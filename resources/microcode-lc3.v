==> flow/design.v <==
module LC3DataPath(
        output [15:0] addr,
        output [15:0] dataWrite,
        input  [15:0] dataRead,
        output dataWrEn,
        input clk, input rst);
    parameter StartAddr = 16'h3000;
    wire [16-1:0] SR1_out, SR2_out, DR_in;
    wire [3-1:0] SR1, SR2, DR;
    wire [16-1:0] IR;
    wire [16-1:0] alu_out, alu_opa, alu_opb;
    wire [16-1:0] PC, NPC, PC_plus_one;
    wire [16-1:0] immediate, offset, offset6;
    wire [1:0] alu_fn;
    wire [3:0] opcode;
    wire [5-1:0] state, next_state;
    wire IR_we, PC_we, NZP_we;
    wire  addr_sel, DR_sel;
    wire [16-1:0] control_word;
    wire [5-1:0] dispatch_state;
    wire [1:0] state_sel;
    wire alu_opa_sel;
    wire [1:0] alu_opb_sel;
    wire branch_taken, BR_sel;
    wire N, Z, P;  
    wire [2:0] NZP, nzp_in;  
    assign {P, Z, N} = NZP;
    assign invalid_op = (opcode != 4'b0001) &&
                        (opcode != 4'b0101) && (opcode != 4'b1001) &&
                        (opcode != 4'b0010)  && (opcode != 4'b0011)  &&
                        (opcode != 4'b1100) && (opcode != 4'b0000)  &&
                        (opcode != 4'b0110)  && (opcode != 4'b0111);
    assign next_state = (state_sel == 2'b00) ? state + 1 :
                        (state_sel == 2'b01) ? dispatch_state :
                        5'b0000;
    assign opcode = IR[15:12];
    assign SR1 = IR[8:6];
    assign SR2 = (dataWrEn) ? DR : IR[2:0];  
    assign DR = IR[11:9];
    assign addr       = (addr_sel) ? PC : alu_out;
    assign dataWrite  = SR2_out;
    assign alu_opa    = (alu_opa_sel) ? PC_plus_one : SR1_out;
    assign alu_opb    = (alu_opb_sel == 2'b11) ? offset :
                        (alu_opb_sel == 2'b10) ? offset6 :
                        (alu_opb_sel == 2'b01) ? immediate :
                        SR2_out;
    assign DR_in      = (DR_sel) ? dataRead : alu_out;
    assign immediate = {{12{IR[4]}}, IR[3:0]};
    assign offset = {{8{IR[8]}}, IR[7:0]};
    assign offset6 = {{10{IR[5]}}, IR[5:0]};
    assign PC_plus_one = PC + 1;
    assign branch_taken = (BR_sel && ((IR[11] & N) | (IR[10] & Z) | (IR[9] & P)));
    assign NPC = (NPC_sel) ? SR1_out : 
                 (branch_taken) ? alu_out :
                 PC_plus_one;
    assign {IR_we, PC_we, DR_we, dataWrEn, alu_fn, 
     addr_sel, alu_opa_sel, alu_opb_sel, DR_sel,
     NPC_sel, state_sel, NZP_we, BR_sel}   = control_word;
    assign nzp_in[0] = (DR_in[15] == 1'b1);                
    assign nzp_in[1] = (DR_in == 16'b0);                   
    assign nzp_in[2] = (DR_in[15] == 1'b0 && DR_in != 0);  
   DispatchROM  DPROM(.state(dispatch_state),
          .opcode(opcode),
          .immediate(IR[5]));
   UopROM UROM( .control_word(control_word),
    .state(state));
    RegFile RF( .SrcAddr1(SR1), .SrcData1(SR1_out), .SrcAddr2(SR2), .SrcData2(SR2_out), 
                .DstAddr(DR), .DstData(DR_in),
                .WriteEn(DR_we), .clk(clk));
    ALU LC3ALU( .result(alu_out),
                .opA(alu_opa),
                .opB(alu_opb),
                .fn(alu_fn));
    Register #(16,StartAddr)  PC_REG (.q(PC),     
                                      .d(NPC), 
                                      .we(PC_we),
                                      .clk(clk),
                                      .rst(rst));
    Register #(16)  IR_REG (.q(IR),
                            .d(dataRead),
                            .we(IR_we),
                            .clk(clk),
                            .rst(rst));
    Register #(5) CONTRL_REG (.q(state),
                              .d(next_state),
                              .we(1'b1),
                              .clk(clk),
                              .rst(rst));
    Register #(3) NZP_REG (.q(NZP),
                           .d(nzp_in),
                           .we(NZP_we),
                           .clk(clk),
                           .rst(rst));
endmodule  
module UopROM(
        output [16-1:0] control_word,
        input [5-1:0]         state);
   reg [16-1:0]         control_word;
   always @* begin
     case (state)
       5'b00000: control_word = 16'b1000001000000000;  
       5'b00001: control_word = 16'b0000000000000100;  
       5'b00010: control_word = 16'b0100000000011100;  
       5'b00011: control_word = 16'b0110110000001110;  
       5'b00100: control_word = 16'b0110000001001110;  
       5'b00101: control_word = 16'b0110000000001110;  
       5'b00110: control_word = 16'b0110100001001110;  
       5'b00111: control_word = 16'b0110100000001110;  
       5'b01000: control_word = 16'b0000000111000000;  
       5'b01001: control_word = 16'b0110000111101110;  
       5'b01010: control_word = 16'b0000000010000000;  
       5'b01011: control_word = 16'b0110000010101110;  
       5'b01100: control_word = 16'b0000000111000000;  
       5'b01101: control_word = 16'b0101000111001100;  
       5'b01110: control_word = 16'b0000000010000000;  
       5'b01111: control_word = 16'b0101000010001100;  
       5'b10000: control_word = 16'b0000000111000000;  
       5'b10001: control_word = 16'b0100000111001101;  
       default: control_word = 0;
     endcase  
   end  
endmodule  
module DispatchROM(
       output [5-1:0] state,
       input [4-1:0] opcode,
       input          immediate);
   reg [5-1:0]          state;
   always @* begin
     casex ({opcode,immediate})
       5'b00010: state = 5'b00101;  
       5'b00011: state = 5'b00100;  
       5'b01010: state = 5'b00111;  
       5'b01011: state = 5'b00110;  
       5'b1001x: state = 5'b00011;  
       5'b1100x: state = 5'b00010;  
       5'b0010x: state = 5'b01000;  
       5'b0011x: state = 5'b01100;  
       5'b0000x: state = 5'b10000;  
       5'b0110x: state = 5'b01010;  
       5'b0111x: state = 5'b01110;  
       default: state = 0;
     endcase  
   end  
endmodule  
module LC3Memory(
    input [16-1:0] addr, 
    input [16-1:0] DataWrite, 
    output [16-1:0] DataRead,
    input WriteEn, 
    input clk);
    reg [16-1:0] mem[0:65536-1];
    assign DataRead = mem[addr];
    always @ (posedge clk) begin
        if (WriteEn)
            mem[addr] <= DataWrite;
    end
endmodule
module RegFile(
    input [3-1:0] SrcAddr1, 
    output [16-1:0] SrcData1, 
    input [3-1:0] SrcAddr2, 
    output [16-1:0] SrcData2, 
    input [3-1:0] DstAddr,
    input [16-1:0] DstData,
    input WriteEn, 
    input clk);
    reg [16-1:0] mem[0:8-1];
    assign SrcData1 = mem[SrcAddr1];
    assign SrcData2 = mem[SrcAddr2];
    always @ (posedge clk)
        if (WriteEn)
            mem[DstAddr] <= DstData;
endmodule
module ALU(
    output [16-1:0] result,
    input [16-1:0] opA,
    input [16-1:0] opB,
    input [2-1:0] fn);
    wire [16-1:0] addResult, andResult, notResult;
    assign addResult = opA + opB;
    assign andResult = opA & opB;
    assign notResult = ~opA;
    assign result = (fn == 2'b11) ? notResult : 
        (fn[1] == 1'b0) ? addResult : andResult;
endmodule
module Register(
    output [width-1:0] q, 
    input [width-1:0] d,
    input we,
    input clk,
    input rst);
    parameter width = 16;
    parameter rst_value = 0;
    reg [width-1:0] q;
    always @ (posedge clk or negedge rst)
        if (~rst)
            q <= rst_value;
        else 
            q <= (we) ? d : q;
endmodule
# Reports on LC3DataPath
# What the tools print for LC3DataPath, step after step.
# Line numbers count from 1 in the design file above.
# Cell names lack the library's common part.
# A cell with -- has no value.
# setup
design,LC3DataPath
clock_port,clk
lib,sky130hd
lib_corner,tt_025C_1v80

# After elaboration
# Counts by Yosys on the flattened word-level netlist (proc, flatten, opt, wreduce; memories kept). Register bits leave out memories and registers merged into their read ports (data or address); mux counts leave out enables and synchronous resets folded into registers. Print and check cells are left out. Cells with the same type and inputs are merged into one.
# Yosys's memory passes give these memory sizes; they may raise the number of words (mostly to a power of two), join words into wider ones and drop unused or constant bits.
# classes
div_mod_pow,0
compare,0
logic,8
n_eq,15
n_mux,17
reduce_and_logical,6
add_sub_neg,3
n_mul,0
n_shift,0
# op_table
operator,n
16-bit 2-to-1 mux,11
5-bit case mux with 11-bit select,1
16-bit by 1-bit adder with 16-bit output with constant B,1
16-bit adder,1
16-bit AND,1
16-bit NOT,1
16-bit logical NOT,1
16-bit nonzero test,1
5-bit by 2-bit == test with 1-bit output with constant B,2
5-bit by 4-bit == test with 1-bit output with constant B,2
5-bit 2-to-1 mux,2
4-bit by 2-bit == test with 1-bit output with constant B,2
4-bit by 3-bit == test with 1-bit output with constant B,2
4-bit == test with constant B,2
2-bit == test with constant B,3
3-bit 2-to-1 mux,2
5-bit by 1-bit adder with 5-bit output with constant B,1
2-bit by 1-bit == test with 1-bit output with constant B,2
4-bit logical NOT,1
1-bit AND,3
1-bit bitwise OR,2
1-bit logical AND,2
2-bit logical NOT,1
1-bit NOT,1
1-bit 2-to-1 mux,1
# bits
ramBits,128
word_cells,55
romBits,512
clocked_rd_ports_x_width,0
output_inout_bits,33
inputBits,18
latchBits,0
mem_count,2
ff_bits,40
# mem_list
name,words,word_bits,read_ports,write_ports,line_no,rtl
(no name shown),32,16,1,0,100,case (state)
RF.mem,8,16,2,1,167,reg [16-1:0] mem[0:8-1];

# Longest topological paths
# Yosys ltp: most cells in a row. Word level: on the elaborated netlist, between registers, memories and ports. Mapped: between sequential cells and ports; inverters and the memories' decode and read muxes count.
# depth
word_depth,10
ABC_AREA,0
mapped_depth,19
depth_no_buf,17

# Netlist
# Yosys stat after the flow's synthesis: flattened, memories mapped to cells. It holds for the ABC_AREA given above (unset counts as 0); a run with the other value may have another netlist.
# synth_totals
sequential_area_um2,4847.1
yosys_area_um2,10248.6
stdcells,867
flip_flops,168
n_buf,54
# types
type,n,area_total_um2
edfxtp_1,128,3.84E+03
mux4_2,56,1261.21
dfrtp_1,38,950.912
mux2_2,44,495.475
a21oi_1,92,460.442
nor2_1,94,352.838
ha_1,23,287.776
mux2i_1,23,230.221
nand2_1,55,206.448
xnor2_1,17,148.893
o21ai_0,27,135.13
clkbuf_1,26,97.594
a31oi_1,15,93.84
o21ai_1,18,90.086
a21o_1,11,82.579
nand3_1,15,75.072
nor4_1,11,68.816
buf_2,12,60.058
# Other cell types: 56; their cells: 162.
# By module: a second synthesis without flattening, with its own total; a netlist apart from the flattened one above.
# unflattened
cells_unflattened,794
area_unflattened_um2,10784.1
# Rows give one instance, submodules left out.
# by_module
module,instances,cells,area_um2,seq_area_um2
RegFile,1,255,6044.5,3843.7
LC3DataPath,1,244,1744.2,0.0
ALU,1,171,1136.1,0.0
Register,1,34,651.9,402.9
Register (width=16),1,34,649.4,400.4
UopROM,1,30,187.7,0.0
Register (width=5),1,10,181.4,125.1
Register (width=3),1,6,108.9,75.1
DispatchROM,1,10,80.1,0.0

# Timing after synthesis
# Path of least setup slack by OpenSTA after synthesis, without wires, with an ideal clock, recovery checks aside; 20% of the period is set as input and as output delay. Where synthesis merged equal registers, the netlist keeps one of their names.
# synth_timing
path_kind,reg-to-output
startpoint,register CONTRL_REG.q[3]
endpoint,output addr[12]
stages,18
output_delay_ns,1.978
path_buffers,2
arrival_ns,4.478
delay_ns,4.478
required_time_ns,7.912
launch_ns,0.000
clock_period_ns,9.89
setup_slack_ns,3.434
synth_period_reached_ns,6.456
# "delay_ns" = arrival - input delay + setup time.
# A path that ends at an output port has no setup time.
# "stages": output pins that drive a net of the path, with the launching flip-flop's if there is one; two outputs of one cell count as two.
# "synth_period_reached_ns" is the clock period less the worst setup slack; recovery checks do not enter. This is arithmetic on one report: input and output delays are still those of the set period (20% each).
# The rows between start and end are the longest chain of elaborated cells between them; the timing report does not say that the signal goes this way. Where chains are equally long, one stands for them.
# Each line given opens the expression or statement behind the cell; cells for indexed reads and writes are added by Yosys, which also makes memories of some case tables.
# A memory read counts as a cell of the chain, while the word-level depth stops at memories.
# synth_between
path_cell_list,dfrtp_1 -> nor2b_1 -> buf_2 -> nand3_2 -> mux2i_2 -> buf_4 -> mux4_2 -> mux2_2 -> mux2_2 -> ha_1 -> fa_1 -> a21o_1 -> a221oi_2 -> nor4_1 -> a211oi_2 -> xnor2_1 -> a21oi_1 -> a21oi_1
elab_chain_len,10
cone_cells,17
cone_lines,13
classes_between,add/sub: 1; eq/ne: 4; mux: 8; logic: 2; memory: 2
# synth_lines
item,line_no,rtl
start: declaration,187,"output [width-1:0] q,"
start: assignment,197,q <= rst_value;
start: assignment,199,q <= (we) ? d : q;
memory 32 x 16 bit,100,case (state)
3-bit 2-to-1 mux,38,assign SR2 = (dataWrEn) ? DR : IR[2:0];
memory 8 x 16 bit,167,reg [16-1:0] mem[0:8-1];
16-bit 2-to-1 mux,45,(alu_opb_sel == 2'b01) ? immediate :
16-bit 2-to-1 mux,44,(alu_opb_sel == 2'b10) ? offset6 :
16-bit 2-to-1 mux,43,assign alu_opb    = (alu_opb_sel == 2'b11) ? offset :
16-bit adder,180,assign addResult = opA + opB;
16-bit 2-to-1 mux,184,(fn[1] == 1'b0) ? addResult : andResult;
16-bit 2-to-1 mux,183,assign result = (fn == 2'b11) ? notResult :
16-bit 2-to-1 mux,40,assign addr       = (addr_sel) ? PC : alu_out;
end: declaration,2,"output [15:0] addr,"
# Some nets on the timed path still bear RTL names; the line given drives or declares the net.
# synth_nets
signal,line_no,rtl
dataWrite[0],169,assign SrcData2 = mem[SrcAddr2];

# Timing after layout
# Path of least setup slack in the final report of flow run 2 (OpenROAD, finished layout, wires in). Where an end is a register, its clock arrival counts in the times.
# layout_timing
path_kind,reg-to-output
startpoint,register CONTRL_REG.q[3]
endpoint,output addr[15]
launch_ns,0.44
stages,21
path_buffers,5
clock_period_ns,4.6
required_time_ns,3.68
arrival_ns,4.76
output_delay_ns,0.92
setup_slack_ns,-1.08
# The rows between start and end are the longest chain of elaborated cells between them; the timing report does not say that the signal goes this way. Where chains are equally long, one stands for them.
# A memory read counts as a cell of the chain, while the word-level depth stops at memories.
# layout_between
path_cell_list,dfrtp_1 -> nor2b_4 -> nand3_4 -> mux2i_4 -> buf_12 -> buf_12 -> buf_4 -> mux4_2 -> mux2_4 -> o21ai_1 -> a22oi_1 -> ha_1 -> a21o_1 -> a31oi_4 -> nand3_2 -> o21ai_4 -> buf_6 -> o21a_1 -> o211ai_1 -> mux2_4 -> buf_6
elab_chain_len,10
cone_cells,17
cone_lines,13
classes_between,add/sub: 1; eq/ne: 4; mux: 8; logic: 2; memory: 2
# layout_lines
item,line_no,rtl
start: declaration,187,"output [width-1:0] q,"
start: assignment,197,q <= rst_value;
start: assignment,199,q <= (we) ? d : q;
memory 32 x 16 bit,100,case (state)
3-bit 2-to-1 mux,38,assign SR2 = (dataWrEn) ? DR : IR[2:0];
memory 8 x 16 bit,167,reg [16-1:0] mem[0:8-1];
16-bit 2-to-1 mux,45,(alu_opb_sel == 2'b01) ? immediate :
16-bit 2-to-1 mux,44,(alu_opb_sel == 2'b10) ? offset6 :
16-bit 2-to-1 mux,43,assign alu_opb    = (alu_opb_sel == 2'b11) ? offset :
16-bit adder,180,assign addResult = opA + opB;
16-bit 2-to-1 mux,184,(fn[1] == 1'b0) ? addResult : andResult;
16-bit 2-to-1 mux,183,assign result = (fn == 2'b11) ? notResult :
16-bit 2-to-1 mux,40,assign addr       = (addr_sel) ? PC : alu_out;
end: declaration,2,"output [15:0] addr,"

# Stored flow runs of LC3DataPath (2 of them; Yosys, OpenROAD, sky130hd). They differ in their settings and are not a sequence. Constraints: input delay and output delay 20% of the set period each, output load 0.01 pF.
# By "period_less_ws_ns" is meant the clock period of the run minus its worst setup slack. This is arithmetic on one report: input and output delays are still those of the set period (20% each).
# "critical_path_time_ns" = time allowed to the worst setup path (clock period - input delay - output delay, where it has them) - its slack; a late launch clock adds to it, a late capture clock takes from it.
# Among the settings, . means not set for that run.
# Among the results, . means that no value is shown for the run.
setting or result,flow run 1,flow run 2
period_ns,7.48,4.6
CORE_UTILIZATION,68,28
SETUP_SLACK_MARGIN,1.61,-0.19
PLACE_DENSITY_LB_ADDON,0.27,0.26
CELL_PAD_IN_SITES_GLOBAL_PLACEMENT,1,.
CELL_PAD_IN_SITES_DETAIL_PLACEMENT,2,1
GPL_ROUTABILITY_DRIVEN,0,0
CAP_MARGIN,5,20
MIN_ROUTING_LAYER,met2,met2
MAX_ROUTING_LAYER,met4,met5
CORE_MARGIN,2,9
SLEW_MARGIN,20,40
GPL_TIMING_DRIVEN,.,1
CTS_CLUSTER_DIAMETER,.,27
critical_path_time_ns,.,4.76
worst_setup_path_type,.,reg-to-output
fin_ws_ns,.,-1.083
post_route_util_pct,.,40.0
period_less_ws_ns,.,5.683
dieArea_um2,.,43812.8
stdcell_area_um2,.,14323.7
synthArea_um2,.,10248.6
final_setup_tns_ns,.,-21.421
# Flow run 1: unfinished; error DPL-0033 in placement
